==> flow/design.v <==
module uart_top 
#(
    parameter sysclk = 50000000,
    parameter low_baudrate = 4800
)
(    
    input  wire       clk,
    input  wire       rst,
    input  wire [2:0] sel,        
    input  wire [7:0] tx_data_in,
    input  wire       tx_start,
    output wire       tx_out,     
    output wire       tx_done,    
    input  wire       rx_in,      
    output wire       rx_done,    
    output wire       flag,       
    output wire [7:0] rx_data_out 
);
    wire w_baud_tick;
    baud_generator #(
        .sysclk(sysclk), 
        .low_baudrate(low_baudrate)
    ) baud_gen_inst (
        .clk(clk),
        .rst(rst),
        .sel(sel),
        .baud_tick(w_baud_tick)
    );
    Tx tx_inst (
        .clk(clk),
        .rst(rst),
        .baud_tick(w_baud_tick), 
        .tx_start(tx_start),
        .transmit_data(tx_data_in),
        .tx_stop(tx_done),       
        .tx_out(tx_out)
    );
    Rx #(
        .sysclk(sysclk), 
        .low_baudrate(low_baudrate)
    ) rx_inst (
        .clk(clk),
        .rst(rst),
        .sel(sel),              
        .rx_in(rx_in),
        .rx_done(rx_done),
        .flag(flag),
        .data_received(rx_data_out)
    );
endmodule
module Tx(
    input [7:0] transmit_data,
    input baud_tick,
    input clk,
    input rst,
    input tx_start,
    output reg tx_stop,
    output reg tx_out
);
    reg [7:0] data_reg;
    reg [3:0] bit_index;
    reg [3:0] state;
    always@(posedge clk or posedge rst) begin
        if(rst) begin
            state <= 0;
            data_reg <= 0;
            tx_out <= 1;
            tx_stop <= 0;
            bit_index <= 0;
        end else begin 
            tx_stop <= 0;
            case(state)
                0: begin  
                    bit_index <= 0;
                    tx_out <= 1;
                    if(tx_start == 1) begin
                        state <= 1;
                        data_reg <= transmit_data;
                    end else begin 
                        state <= state;
                    end
                end
                1: begin   
                    tx_out <= 0;
                    if(baud_tick == 1) begin
                        state <= 2;
                    end else begin
                        state <= state;
                    end
                end
                2: begin  
                    tx_out <= data_reg[bit_index];
                    if (baud_tick == 1) begin
                        if(bit_index < 7) begin
                            bit_index <= bit_index + 1;
                        end else begin
                            bit_index <= 0;
                            state <= 3;
                        end
                    end else begin
                        state <= state;
                    end
                end
                3: begin  
                    tx_out <= ^data_reg;
                    if(baud_tick == 1) begin
                        state <= 4;
                    end else begin
                        state <= state;
                    end
                end
                4: begin  
                    tx_out <= 1;
                    if(baud_tick == 1) begin
                        tx_stop <= 1;
                        state <= 0;
                    end else begin
                        state <= state;
                    end
                end
                default: state <= 0;
            endcase
        end
    end
endmodule
module Rx #(
    parameter sysclk = 50000000,
    parameter low_baudrate = 4800
) (
    input  wire       rx_in,
    input  wire       clk,
    input  wire       rst,
    input  wire [2:0] sel,
    output reg        rx_done,
    output reg        flag,
    output reg  [7:0] data_received
);
    localparam base_baudrate = sysclk / low_baudrate;
    reg [2:0]   state;
    reg [7:0]   data_reg;
    reg [2:0]   bit_index;
    reg [13:0]  clk_count;
    wire [13:0] count_per_tick;
    assign count_per_tick = base_baudrate >> sel;
    always @(posedge clk or posedge rst) begin
        if (rst) begin
            state         <= 0;
            bit_index     <= 0;
            data_reg      <= 0;
            rx_done       <= 0;
            data_received <= 0;
            flag          <= 0;
            clk_count     <= 0;
        end else begin
            rx_done <= 0;
            case (state)
                0: begin
                    clk_count <= 0;
                    bit_index <= 0;
                    if (rx_in == 0) begin
                        state <= 1;
                    end
                end
                1: begin
                    if (clk_count == (count_per_tick >> 1)) begin
                        if (rx_in == 0) begin
                            clk_count <= 0;
                            state     <= 2;
                        end else begin
                            state <= 0;
                        end
                    end else begin
                        clk_count <= clk_count + 1;
                    end
                end
                2: begin
                    if (clk_count == count_per_tick) begin
                        clk_count <= 0;
                        data_reg[bit_index] <= rx_in;
                        if (bit_index < 7) begin
                            bit_index <= bit_index + 1;
                        end else begin
                            bit_index <= 0;
                            state     <= 3;
                        end
                    end else begin
                        clk_count <= clk_count + 1;
                    end
                end
                3: begin
                    if (clk_count == count_per_tick) begin
                        clk_count <= 0;
                        flag      <= rx_in ^ (^data_reg);
                        state     <= 4;
                    end else begin
                        clk_count <= clk_count + 1;
                    end
                end
                4: begin
                    if (clk_count == count_per_tick) begin
                        rx_done       <= 1;
                        data_received <= data_reg;
                        state         <= 0;
                    end else begin
                        clk_count <= clk_count + 1;
                    end
                end
                default: state <= 0;
            endcase
        end
    end
endmodule
module baud_generator
#(parameter sysclk = 50000000,
 parameter low_baudrate = 4800)
(
 input clk,
 input rst,
 input [2:0] sel,
 output reg baud_tick
);
 wire [13:0] count_per_tick;
 reg [13:0] count;
 integer base_baudrate = (sysclk / low_baudrate);
 assign count_per_tick = base_baudrate >> sel;
 always@(posedge clk or posedge rst) begin
    if( rst) begin
       count <= 1'b0;
       baud_tick <= 1'b0;
   end else begin
       if(count < count_per_tick-1) begin
            count <= count + 1;
            baud_tick <= 0;
       end else begin
            count <= 0;
            baud_tick <= 1'b1;
       end
   end
 end
endmodule
# Step by step through the tools: uart_top
# Tool output for the design above, in the order of the flow.
# Lines are those of the file above, counted from 1.
# Not given: --
[inputs] design="uart_top" clock_port="clk" cell_library="sky130hd" corner="tt_025C_1v80"

# After elaboration
# Counts by Yosys on the flattened word-level netlist (proc, flatten, opt, wreduce; memories kept). Register bits leave out memories and registers merged into their read ports (data or address). Print and check cells are left out. Cells with the same type and inputs are merged into one.
[classes] add_sub_neg=6 multipliers=0 n_div=0 n_cmp=3 equal=24 n_shift=4 mux=33 bitwise=4 n_reduce_logical=19
[ops] op="two-way mux 14 bit" n=5
[ops] op="parallel mux 14 bit (select 4 bit)" n=1
[ops] op="less-than comparator 14 x 32 -> 1 bit" n=1
[ops] op="right shift 15 x 3 -> 32 bit with constant A" n=1
[ops] op="two-way mux 4 bit" n=8
[ops] op="adder 14 x 1 -> 14 bit with constant B" n=2
[ops] op="two-way mux 3 bit" n=8
[ops] op="parallel mux 4 bit (select 5 bit)" n=1
[ops] op="!= test 2 bit with constant B" n=9
[ops] op="XOR reduction 8 bit" n=2
[ops] op="subtractor 14 x 1 -> 15 bit with constant B" n=1
[ops] op="parallel mux 3 bit (select 5 bit)" n=1
[ops] op="== test 14 x 13 -> 1 bit" n=1
[ops] op="== test 14 bit" n=1
[ops] op="AND reduction 2 bit" n=6
[ops] op="AND reduction 6 bit" n=2
[ops] op="variable shift 1 x 4 -> 8 bit" n=1
[ops] op="variable shift 1 x 4 -> 8 bit with constant A" n=1
[ops] op="!= test 2 x 1 -> 1 bit with constant B" n=4
[ops] op="== test 4 x 2 -> 1 bit with constant B" n=2
[ops] op="indexed select 8 x 4 -> 1 bit" n=1
[ops] op="bitwise AND 8 bit" n=1
[ops] op="bitwise OR 8 bit" n=1
[ops] op="inverter 8 bit" n=1
[ops] op="parallel mux 4 bit (select 2 bit)" n=1
[ops] op="== test 3 x 2 -> 1 bit with constant B" n=2
[ops] op="parallel mux 3 bit (select 2 bit)" n=1
[ops] op="nonzero test 5 bit" n=1
# Not listed: further kinds 20, cells in them 26.
[word_totals] reg_bits=71 latch_bits=0 ram_bits=0 rom_bits=0 clocked_rd_ports_x_width=0 memories=0 in_bits=15

# Depth
# Longest topological path by Yosys (ltp), each cell counted once; first at word level (registers and memories cut), then after technology mapping (sequential cells cut; the memories' decode and read muxes count).
[depth] ltp_word=5 abc_area=0 ltp_mapped=19 depth_no_buf=16

# Synthesis result
# Yosys stat after the flow's synthesis: flattened, memories mapped to cells. It holds for the ABC_AREA given above (unset counts as 0); a run with the other value may have another netlist.
# The area totals of this step are shown rounded.
[synth_totals] cell_count=533 mapped_area_um2=4950 sequential_area_um2=1860 ffs=74 buffers=32
[by_type] cell_type="sky130_fd_sc_hd__dfrtp_1" n=71
[by_type] cell_type="sky130_fd_sc_hd__ha_1" n=26
[by_type] cell_type="sky130_fd_sc_hd__xnor2_1" n=24
[by_type] cell_type="sky130_fd_sc_hd__xor2_1" n=24
[by_type] cell_type="sky130_fd_sc_hd__nand2_1" n=53
[by_type] cell_type="sky130_fd_sc_hd__mux2_2" n=14
[by_type] cell_type="sky130_fd_sc_hd__o21ai_0" n=29
[by_type] cell_type="sky130_fd_sc_hd__nor2_1" n=35
[by_type] cell_type="sky130_fd_sc_hd__a22o_1" n=14
[by_type] cell_type="sky130_fd_sc_hd__inv_1" n=29
[by_type] cell_type="sky130_fd_sc_hd__and3_1" n=16
[by_type] cell_type="sky130_fd_sc_hd__a21oi_1" n=17
[by_type] cell_type="sky130_fd_sc_hd__nand3_1" n=17
[by_type] cell_type="sky130_fd_sc_hd__dfstp_2" n=3
[by_type] cell_type="sky130_fd_sc_hd__o21ai_2" n=9
[by_type] cell_type="sky130_fd_sc_hd__clkbuf_1" n=17
[by_type] cell_type="sky130_fd_sc_hd__nor2b_1" n=10
[by_type] cell_type="sky130_fd_sc_hd__buf_6" n=5
# Not listed: further types 54, cells in them 120.
# The figures by module come from a second, unflattened synthesis with its own total; it is not the netlist above.
[unflattened] cells_unflattened=573 hier_area_um2=5220
# Each row is one instance without its submodules.
[by_module] mod="Rx" instances=1 n_cells=344 mod_area_um2=2890 mod_seq_area_um2=1000
[by_module] mod="baud_generator" instances=1 n_cells=151 mod_area_um2=1400 mod_seq_area_um2=375
[by_module] mod="Tx" instances=1 n_cells=78 mod_area_um2=928 mod_seq_area_um2=478
[by_module] mod="uart_top" instances=1 n_cells=0 mod_area_um2=0.0 mod_seq_area_um2=0.0

# Worst setup path after synthesis
# Path of least setup slack by OpenSTA after synthesis, without wires, with an ideal clock, recovery checks aside; 20% of the period is set as input and as output delay. Where synthesis merged equal registers, the netlist keeps one of their names.
[synth_timing] path_type="input port to flip-flop" start="in sel[1]" end="reg rx_inst.data_reg[4]" clock_period_ns=6.42 input_delay_ns=1.284 setup_time_ns=0.128 launch_ns=1.284 arrival_time_ns=4.402 required_time_ns=6.292 slack_ns=1.891 delay_ns=3.246 stages=13 path_buffers=3 synth_period_reached_ns=4.529
# "delay_ns" = arrival - input delay + setup time.
# "stages": output pins that drive a net of the path, with the launching flip-flop's if there is one; two outputs of one cell count as two.
# "synth_period_reached_ns" = period - worst setup slack (recovery checks aside). The figure is calculated, with input and output delays left at 20% of the set period.
# The rows between start and end are the longest chain of elaborated cells between them; the timing report does not say that the signal goes this way. Where chains are equally long, one stands for them.
# A line is the first line of the expression or statement that the cell stems from. Yosys adds cells for indexed reads and writes and turns some case tables into memories.
[synth_via] cell_sequence="sky130_fd_sc_hd__buf_2 > sky130_fd_sc_hd__inv_1 > sky130_fd_sc_hd__ha_1 > sky130_fd_sc_hd__xnor2_1 > sky130_fd_sc_hd__o2111ai_1 > sky130_fd_sc_hd__a32o_1 > sky130_fd_sc_hd__or4_4 > sky130_fd_sc_hd__or3_1 > sky130_fd_sc_hd__buf_6 > sky130_fd_sc_hd__or2_1 > sky130_fd_sc_hd__buf_6 > sky130_fd_sc_hd__nor4b_4 > sky130_fd_sc_hd__mux2_1" elab_chain_cells=3 cells_between=3 cone_classes="1 x eq/ne; 1 x shift; 1 x reduce/logical"
[synth_rtl] item="start, declared" line=9 rtl="input  wire [2:0] sel,"
[synth_rtl] item="right shift 15 x 3 -> 32 bit" line=144 rtl="assign count_per_tick = base_baudrate >> sel;"
[synth_rtl] item="== test 14 bit" line=177 rtl="if (clk_count == count_per_tick) begin"
[synth_rtl] item="AND reduction 2 bit"
[synth_rtl] item="end, assigned" line=149 rtl="data_reg      <= 0;"
[synth_rtl] item="end, assigned" line=179 rtl="data_reg[bit_index] <= rx_in;"
[synth_rtl] item="end, declared" line=140 rtl="reg [7:0]   data_reg;"

# Worst path after layout
# Path of least setup slack in the final report of stored run 1 (OpenROAD, finished layout, wires in). Where an end is a register, its clock arrival counts in the times.
[layout_timing] path_type="input port to flip-flop" start="in sel[1]" end="reg rx_inst.data_reg[4]" clock_period_ns=5.01 input_delay_ns=1.00 setup_time_ns=0.11 launch_ns=1.00 arrival_time_ns=4.66 required_time_ns=5.25 slack_ns=0.59 stages=11 path_buffers=2
# The rows between start and end are the longest chain of elaborated cells between them; the timing report does not say that the signal goes this way. Where chains are equally long, one stands for them.
[layout_via] cell_sequence="sky130_fd_sc_hd__clkdlybuf4s50_1 > sky130_fd_sc_hd__buf_4 > sky130_fd_sc_hd__ha_1 > sky130_fd_sc_hd__xor2_1 > sky130_fd_sc_hd__o31ai_1 > sky130_fd_sc_hd__o2111ai_1 > sky130_fd_sc_hd__or4_4 > sky130_fd_sc_hd__or3_1 > sky130_fd_sc_hd__or2_1 > sky130_fd_sc_hd__nor4b_4 > sky130_fd_sc_hd__mux2_1" elab_chain_cells=3 cells_between=3 cone_classes="1 x eq/ne; 1 x shift; 1 x reduce/logical"
[layout_rtl] item="start, declared" line=9 rtl="input  wire [2:0] sel,"
[layout_rtl] item="right shift 15 x 3 -> 32 bit" line=144 rtl="assign count_per_tick = base_baudrate >> sel;"
[layout_rtl] item="== test 14 bit" line=177 rtl="if (clk_count == count_per_tick) begin"
[layout_rtl] item="AND reduction 2 bit"
[layout_rtl] item="end, assigned" line=149 rtl="data_reg      <= 0;"
[layout_rtl] item="end, assigned" line=179 rtl="data_reg[bit_index] <= rx_in;"
[layout_rtl] item="end, declared" line=140 rtl="reg [7:0]   data_reg;"

# 2 stored runs of uart_top in the flow (synthesis by Yosys, layout by OpenROAD, sky130hd cells), in arbitrary order. Constraints: input delay and output delay 20% of the set period each, output load 0.01 pF.
# "achieved_clock_period_ns": clock period set for the run, less the worst setup slack. It is reckoned from that one timing run; input and output delays stay at 20% of the period that was set.
# By "worst_path_ns" is meant the share of the clock period that the worst setup path is allowed (20% is reserved at inputs, 20% at outputs), minus its slack. Clock arrival times at its registers enter into it.
# "power_w": no workload was simulated; the value follows from the tool's default switching activity.
# The results are shown rounded.
run="stored run 1" settings period_ns=5.01 CORE_UTILIZATION=48 CAP_MARGIN=20 CORE_MARGIN=2 SLEW_MARGIN=20
run="stored run 1" results worst_hold_slack_ns=0.470 design.die.area_um2=11100 power_w=0.00184 setup_worst_slack_ns=0.594 finish.utilization_pct=54.3 fin_tns_ns=0.000 achieved_clock_period_ns=4.416 worst_path_ns=3.41 critical_path_kind="input port to flip-flop" synthArea_um2=4950
run="stored run 2" settings period_ns=4.58 CORE_UTILIZATION=42 SETUP_SLACK_MARGIN=0.08 PLACE_DENSITY=0.59 CORE_ASPECT_RATIO=0.56 CELL_PAD_IN_SITES_GLOBAL_PLACEMENT=3 TNS_END_PERCENT=55 GPL_TIMING_DRIVEN=0 MAX_ROUTING_LAYER="met4" CAP_MARGIN=20 CORE_MARGIN=2 SLEW_MARGIN=20
run="stored run 2" results worst_hold_slack_ns=0.463 design.die.area_um2=12700 power_w=0.00241 setup_worst_slack_ns=0.205 finish.utilization_pct=52.0 fin_tns_ns=0.000 achieved_clock_period_ns=4.375 worst_path_ns=3.46 critical_path_kind="input port to flip-flop" synthArea_um2=4950
